==> flow/design.v <==
module top_level (
   input  CLK,  
   input  RST,  
   input  [3:0] BUTTON,  
   output [7:0] LED,  
   input  UART_RX,  
   output UART_TX  
);
   wire [7:0] DATA_FROM_RX;
   wire TX_IDLE, RX_READY;
   wire DATA_VALID;
   wire UART_RX_S, UART_TX_S;
   reg [127:0] KEY;
   reg [7:0] LED_STATE;
   reg [7:0] DATA_TO_TX;
   reg TX_ENABLE;
   reg ERR;
   reg start_bit;
   uart uart_inst (
      .clkin ( CLK ),
      .rstin ( RST ),
      .txdatain ( DATA_TO_TX ),
      .txrdyin ( TX_ENABLE ),
      .rxpin ( UART_RX_S ),
      .rxdataout ( DATA_FROM_RX ),
      .rxrdyout ( RX_READY ),
      .txrdyout ( DATA_VALID ),
      .txpin ( UART_TX_S ),
      .errout ( ERR )
   );
   defparam uart_inst.CLKS_PER_BIT = 104;
   assign UART_TX = UART_TX_S;
   assign UART_RX_S = UART_RX;
   assign KEY = 'h2b7e151628aed2a6abf7158809cf4f3c;
   assign LED = LED_STATE;
   always @(posedge CLK) begin
     TX_ENABLE <= 0;
     if (RX_READY == 1) begin
        if (start_bit == 1) begin
           LED_STATE <= DATA_FROM_RX;
           start_bit <= 0;
        end else if (DATA_FROM_RX == 'h53 | DATA_FROM_RX == 'h73) begin
           TX_ENABLE <= 1;
           DATA_TO_TX <= "A";
           start_bit <= 1;
        end else begin
           LED_STATE <= 'h00;
        end
     end
   end
endmodule
module uart ( clkin, rstin, txdatain, txrdyin, rxpin, rxdataout, rxrdyout, txrdyout, txpin, errout );
parameter CLKS_PER_BIT = 2500;  
input clkin;
input rstin;
input [7:0] txdatain;
input rxpin;
input txrdyin;
output [7:0] rxdataout;
output txpin;
output rxrdyout;
output txrdyout;
output errout;
reg [15:0] rxctr = 0;
reg [15:0] txctr = 0;
reg [2:0] rxbitctr = 3'b0;
reg [2:0] txbitctr = 3'b0;
reg [7:0] rxdataout = 8'h0;
reg txpin = 1'b0;
reg rxrdyout = 1'b0;
reg errout = 1'b0;
reg txrdyout = 1'b0;
reg [1:0] rxstate = 2'b0;
reg [1:0] txstate = 2'b0;
always @( posedge clkin ) begin
	if (rstin) begin
		rxctr <= 0;
		rxstate <= 2'b00;
		rxbitctr <= 3'b0;
		errout <= 1'b0;
		rxrdyout <= 1'b0;
	end else begin
		case ( rxstate )
			2'b00:
				begin
					rxctr <= 0;
					rxbitctr <= 3'b0;
					rxrdyout <= 1'b0;
					if (rxpin == 1'b0) begin
						rxdataout <= 8'h00;
						rxstate <= 2'b01;
					end else begin
						rxstate <= 2'b0;
					end
				end
			2'b01:
				begin
					if ( rxctr == (CLKS_PER_BIT-1)/2 ) begin
						rxctr <= 0;
						if (rxpin == 1'b0) begin
							rxstate <= 2'b10;		
						end else begin
							rxstate <= 2'b0;
						end
					end else begin
						rxctr <= rxctr + 1'b1;
						rxstate <= 2'b01;
					end
				end
			2'b10:
				begin
					if ( rxctr == CLKS_PER_BIT-1 ) begin
						rxctr <= 0;
						rxdataout[rxbitctr] <= rxpin;
						if (rxbitctr == 3'b111) begin
							rxbitctr <= 3'b0;
							rxstate <= 2'b11;
						end else begin
							rxbitctr <= rxbitctr + 1'b1;
							rxstate <= 2'b10;
						end
					end else begin
						rxctr <= rxctr + 1'b1;
						rxstate <= 3'b010;
					end
				end
			2'b11:
				begin
					if ( rxctr == CLKS_PER_BIT-1 ) begin
						rxctr <= 0;
						if (rxpin == 1'b1) begin
							rxrdyout <= 1'b1;
						end else begin
							errout <= 1'b1;
						end
						rxstate <= 2'b00;
					end else begin
						rxctr <= rxctr + 1'b1;
						rxstate <= 2'b11;
					end
				end
		endcase
	end
end
always @( posedge clkin ) begin
	if (rstin) begin
		txstate <= 2'b00;
		txrdyout <= 1'b1;
		txpin <= 1'b1;
		txctr <= 0;
		txbitctr <= 3'b0;
	end else begin
		case ( txstate )
			2'b00:
				begin
					txctr <= 0;
					txbitctr <= 3'b0;
					txrdyout <= 1'b1;
					if (txrdyin == 1'b1) begin
						txrdyout <= 1'b0;
						txstate <= 2'b01;
					end else begin
						txstate <= 2'b00;
					end
				end
			2'b01:
				begin
					txpin <= 1'b0;
					if (txctr == (CLKS_PER_BIT-1)) begin
						txctr <= 0;
						txstate <= 2'b10;
					end else begin
						txctr <= txctr + 1'b1;
					end
				end
			2'b10:
				begin
					txpin <= txdatain[txbitctr];
					if (txctr == (CLKS_PER_BIT-1)) begin
						txctr <= 0;
						if (txbitctr == 3'b111) begin
							txbitctr <= 3'b0;
							txstate <= 2'b11;
						end else begin
							txbitctr <= txbitctr + 1'b1;
							txstate <= 2'b10;
						end
					end else begin
						txctr <= txctr + 1'b1;
					end
				end
			2'b11:
				begin
					txpin <= 1'b1;
					if (txctr == (CLKS_PER_BIT-1)) begin
						txctr <= 0;
						txstate <= 2'b00;
						txrdyout <= 1'b1;
					end else begin
						txctr <= txctr + 1'b1;
					end
				end
		endcase
	end
end
endmodule 
# ---- Tool chain data of top_level
# The steps from the RTL of top_level to its reports follow in flow order.
# Lines are those of the file above, counted from 1.
# Cell names lack the library's common part.
# Not given: n/a
dict set report design {
  top {top_level}
  clock {CLK}
  lib {sky130hd}
  corner {tt_025C_1v80}
}

# ---- Word-level counts
# Counts by Yosys on the flattened word-level netlist (proc, flatten, opt, wreduce; memories kept). Register bits leave out memories and registers merged into their read ports (data or address). Print and check cells are left out.
dict set report op_classes {
  addsub 5
  n_mul 0
  div 0
  n_cmp 0
  eq_ne 21
  shift 3
  muxes 35
  n_logic 6
  n_reduce_logical 16
}
# op n
set op_table {}
lappend op_table {{parallel mux 16 bit (select 3 bit)} 1}
lappend op_table {{two-way mux 16 bit} 3}
lappend op_table {{adder 16 x 1 -> 16 bit (second input constant)} 2}
lappend op_table {{equality test 16 x 7 -> 1 bit (second input constant)} 2}
lappend op_table {{parallel mux 16 bit (select 2 bit)} 1}
lappend op_table {{two-way mux 8 bit} 4}
lappend op_table {{equality test 16 x 6 -> 1 bit (second input constant)} 1}
lappend op_table {{equality test 8 x 7 -> 1 bit (second input constant)} 2}
lappend op_table {{parallel mux 8 bit (select 2 bit)} 1}
lappend op_table {{parallel mux 2 bit (select 4 bit)} 2}
lappend op_table {{two-way mux 2 bit} 7}
lappend op_table {{parallel mux 3 bit (select 2 bit)} 2}
lappend op_table {{two-way mux 3 bit} 4}
lappend op_table {{!= test 2 x 1 -> 1 bit (second input constant)} 5}
lappend op_table {{variable shift 1 x 4 -> 8 bit} 1}
lappend op_table {{variable shift 1 x 4 -> 8 bit (first input constant)} 1}
lappend op_table {{equality test 2 bit (second input constant)} 4}
lappend op_table {{AND reduction 4 bit} 2}
lappend op_table {{indexed select 8 x 3 -> 1 bit (first input constant)} 1}
lappend op_table {{AND 8 bit} 1}
lappend op_table {{OR 8 bit} 1}
lappend op_table {{inverter 8 bit} 1}
lappend op_table {{two-way mux 1 bit} 8}
lappend op_table {{!= test 2 bit (second input constant)} 3}
lappend op_table {{AND reduction 2 bit} 3}
lappend op_table {{nonzero test 2 bit} 3}
lappend op_table {{adder 3 x 1 -> 3 bit (second input constant)} 2}
lappend op_table {{equality test 3 bit (second input constant)} 2}
# Other operator kinds: 12; their cells: 16.
dict set report bits {
  regBits 62
  latchBits 0
  ram_bits 0
  romBits 0
  clocked_rd_ports_x_width 0
  mem_count 0
  input_bits 7
  output_inout_bits 9
  word_cells 98
}

# ---- Longest topological paths
# Depth = most cells in a row (Yosys ltp): at word level without a register or memory, in the mapped netlist without a sequential cell, where the memories' decode and read muxes count.
dict set report depth {
  word_depth 7
  ABC_AREA 0
  mapped_depth 7
  mapped_depth_nobuf 6
}

# ---- Mapped cells and area
# Yosys stat after the flow's synthesis: flattened, memories mapped to cells. It holds for the ABC_AREA given above (unset counts as 0); a run with the other value may have another netlist.
# Totals and module areas in this step are rounded.
# type n type_area_um2
set by_type {}
lappend by_type {dfxtp_1 45 900.864}
lappend by_type {edfxtp_1 17 510.49}
lappend by_type {ha_1 15 187.68}
lappend by_type {xnor2_1 21 183.926}
lappend by_type {nor2_1 48 180.173}
lappend by_type {nand2_1 26 97.594}
lappend by_type {nand4_1 15 93.84}
lappend by_type {xor2_1 9 78.826}
lappend by_type {nor4_1 11 68.816}
lappend by_type {and2_1 10 62.56}
lappend by_type {mux2i_1 6 60.058}
lappend by_type {nand3_1 12 60.058}
lappend by_type {nor3_1 12 60.058}
lappend by_type {inv_1 14 52.55}
lappend by_type {nor4_4 2 42.541}
lappend by_type {nand2b_1 6 37.536}
lappend by_type {a22oi_1 4 30.029}
lappend by_type {clkbuf_1 8 30.029}
# Other cell types: 31; their cells: 52.
dict set report synth_totals {
  cell_count 333
  mapped_area_um2 3146
  seq_area_um2 1411
  ff_cells 62
  buf_cells 12
}
# By module: a second synthesis without flattening, with its own total; a netlist apart from the flattened one above.
dict set report hier_totals {
  cells_unflattened 349
  hier_area_um2 3291
}
# Each row is one instance without its submodules.
# module n_inst n_cells area_um2 mod_seq_area_um2
set modules {}
lappend modules {{uart (CLKS_PER_BIT=104)} 1 323 2885 1161}
lappend modules {top_level 1 26 405.4 290.3}

# ---- Path before layout
# OpenSTA on the mapped netlist: ideal clock, no wires. The path of least setup slack (recovery checks aside). Input and output delay are each 20% of the period. Register names are those of the netlist, which keeps one name where synthesis merged equal registers.
dict set report synth_path {
  path_type {input port to flip-flop}
  startpoint {input UART_RX}
  endpoint {register uart_inst.rxdataout[0]}
  clock_period_ns 4.09
  input_delay_ns 0.818
  setup_time_ns 0.332
  t_first_pin_ns 0.818
  arrival_time_ns 1.564
  t_required_ns 3.758
  path_slack_ns 2.195
  delay_ns 1.078
  stages 3
  n_path_buf 1
  synth_period_reached_ns 1.895
}
# "delay_ns" is the arrival time less input delay plus setup time.
# "stages": output pins that drive a net of the path, with the launching flip-flop's if there is one; two outputs of one cell count as two.
# "synth_period_reached_ns" = period - worst setup slack (recovery checks aside). The figure is calculated, with input and output delays left at 20% of the set period.
# The rows between start and end are the longest chain of elaborated cells between them; the timing report does not say that the signal goes this way. Where chains are equally long, one stands for them.
# Each line given opens the expression or statement behind the cell; cells for indexed reads and writes are added by Yosys, which also makes memories of some case tables.
# Only ways into the end's enable, where the timed path ends, are counted here.
dict set report synth_between {
  path_cell_list {clkbuf_1 > a31oi_1 > and3_1}
  elab_chain_cells 2
  cone_cells 2
  cone_lines 0
  cone_classes {eq/ne (1); reduce/logical (1)}
}
# element line_no
set synth_lines {}
lappend synth_lines {{start, declared} 6} ;# input  UART_RX,
lappend synth_lines {{!= test 2 bit} n/a}
lappend synth_lines {{AND reduction 4 bit} n/a}
lappend synth_lines {{end, assigned} 90} ;# rxdataout <= 8'h00;
lappend synth_lines {{end, assigned} 114} ;# rxdataout[rxbitctr] <= rxpin;
lappend synth_lines {{end, declared} 59} ;# output [7:0] rxdataout;

# ---- Path in the finished layout
# From the final timing report of flow run A: the path of least setup slack in the routed layout; clock arrival at registers is part of the times.
dict set report layout_path {
  path_type {flip-flop to flip-flop}
  startpoint {register uart_inst.rxctr[0]}
  endpoint {register uart_inst.rxdataout[0]}
  clock_period_ns 3.61
  setup_time_ns 0.36
  t_first_pin_ns 0.35
  arrival_time_ns 2.32
  t_required_ns 3.60
  path_slack_ns 1.28
  stages 6
  n_path_buf 0
}
# The rows between start and end are the longest chain of elaborated cells between them; the timing report does not say that the signal goes this way. Where chains are equally long, one stands for them.
# At most two assigning lines are given for a register; there are more.
# Only ways into the end's enable, where the timed path ends, are counted here.
dict set report layout_between {
  path_cell_list {dfxtp_1 > ha_1 > and4bb_2 > nand4_2 > nand2_1 > and3_1}
  elab_chain_cells 3
  cone_cells 3
  cone_classes {eq/ne (2); reduce/logical (1)}
}
# element line_no
set layout_lines {}
lappend layout_lines {{start, declared} 64} ;# reg [15:0] rxctr = 0;
lappend layout_lines {{start, assigned} 106} ;# rxctr <= rxctr + 1'b1;
lappend layout_lines {{start, assigned} 123} ;# rxctr <= rxctr + 1'b1;
lappend layout_lines {{equality test 16 x 7 -> 1 bit} 112} ;# if ( rxctr == CLKS_PER_BIT-1 ) begin
lappend layout_lines {{!= test 2 x 1 -> 1 bit} n/a}
lappend layout_lines {{AND reduction 4 bit} n/a}
lappend layout_lines {{end, assigned} 90} ;# rxdataout <= 8'h00;
lappend layout_lines {{end, assigned} 114} ;# rxdataout[rxbitctr] <= rxpin;
lappend layout_lines {{end, declared} 59} ;# output [7:0] rxdataout;

Flow measurements of top_level on sky130hd: 2 stored runs with different settings, listed in no order. Input and output delays are each 20% of the period that was set; the output load is 0.01 pF.
"achieved_period_ns" is the run's clock period less its worst setup slack. It is reckoned from that one timing run; input and output delays stay at 20% of the period that was set.
"worst_setup_path_time_ns" is the time allowed to the run's worst setup path (the clock period less input and output delay, where it has them) less its slack. Clock arrival times count: a late capture clock shortens it, a late launch clock lengthens it.
The measured numbers are rounded.

# flow run A
==> flow/run.sh <==
#!/bin/bash
# the make line also repeats the synthesis and layout settings of config.mk as NAME=value (left out here)
make -C /OpenROAD-flow-scripts/flow DESIGN_CONFIG=/design/flow/config.mk WORK_HOME=/design/flow/orfs CLKGATE_MAP_FILE= finish
==> flow/config.mk <==
export PLATFORM = sky130hd
export DESIGN_NAME = top_level
export DESIGN_NICKNAME = top_level
export VERILOG_FILES = /design/flow/design.v
export SDC_FILE = /design/flow/constraint.sdc
export NUM_CORES = 4
export LEC_CHECK = 0
export CAP_MARGIN = 30
export CELL_PAD_IN_SITES_DETAIL_PLACEMENT = 2
export CORE_MARGIN = 2
export CORE_UTILIZATION = 42
export GPL_ROUTABILITY_DRIVEN = 1
export SLEW_MARGIN = 15
==> flow/constraint.sdc <==
create_clock -name core_clock -period 3.61 [get_ports {CLK}]
set_input_delay 0.7220 -clock core_clock [delete_from_list [all_inputs] [get_ports {CLK}]]
set_output_delay 0.7220 -clock core_clock [all_outputs]
set_load 0.01 [all_outputs]

==> flow run A: results <==
design.die.area_um2=8197
worst_setup_path_time_ns=2.33
worstPathKind="flip-flop to flip-flop"
layout_utilization_frac=0.484
timing.setup.ws_ns=1.283
achieved_period_ns=2.327
ys_area_um2=3146
holdWs_ns=0.448

# flow run B
==> flow/run.sh <==
#!/bin/bash
# the make line also repeats the synthesis and layout settings of config.mk as NAME=value (left out here)
make -C /OpenROAD-flow-scripts/flow DESIGN_CONFIG=/design/flow/config.mk WORK_HOME=/design/flow/orfs CLKGATE_MAP_FILE= finish
==> flow/config.mk <==
export PLATFORM = sky130hd
export DESIGN_NAME = top_level
export DESIGN_NICKNAME = top_level
export VERILOG_FILES = /design/flow/design.v
export SDC_FILE = /design/flow/constraint.sdc
export NUM_CORES = 4
export LEC_CHECK = 0
export CAP_MARGIN = 20
export CORE_MARGIN = 2
export CORE_UTILIZATION = 23
export CTS_CLUSTER_DIAMETER = 350
export CTS_CLUSTER_SIZE = 54
export GPL_ROUTABILITY_DRIVEN = 1
export GPL_TIMING_DRIVEN = 0
export MAX_ROUTING_LAYER = met4
export MIN_ROUTING_LAYER = met2
export SETUP_SLACK_MARGIN = 0.16
export SLEW_MARGIN = 10
export TNS_END_PERCENT = 90
==> flow/constraint.sdc <==
create_clock -name core_clock -period 2.31 [get_ports {CLK}]
set_input_delay 0.4620 -clock core_clock [delete_from_list [all_inputs] [get_ports {CLK}]]
set_output_delay 0.4620 -clock core_clock [all_outputs]
set_load 0.01 [all_outputs]

==> flow run B: results <==
design.die.area_um2=14630
worst_setup_path_time_ns=1.51
worstPathKind="input port to flip-flop"
layout_utilization_frac=0.286
timing.setup.ws_ns=0.340
achieved_period_ns=1.970
ys_area_um2=3146
holdWs_ns=0.448
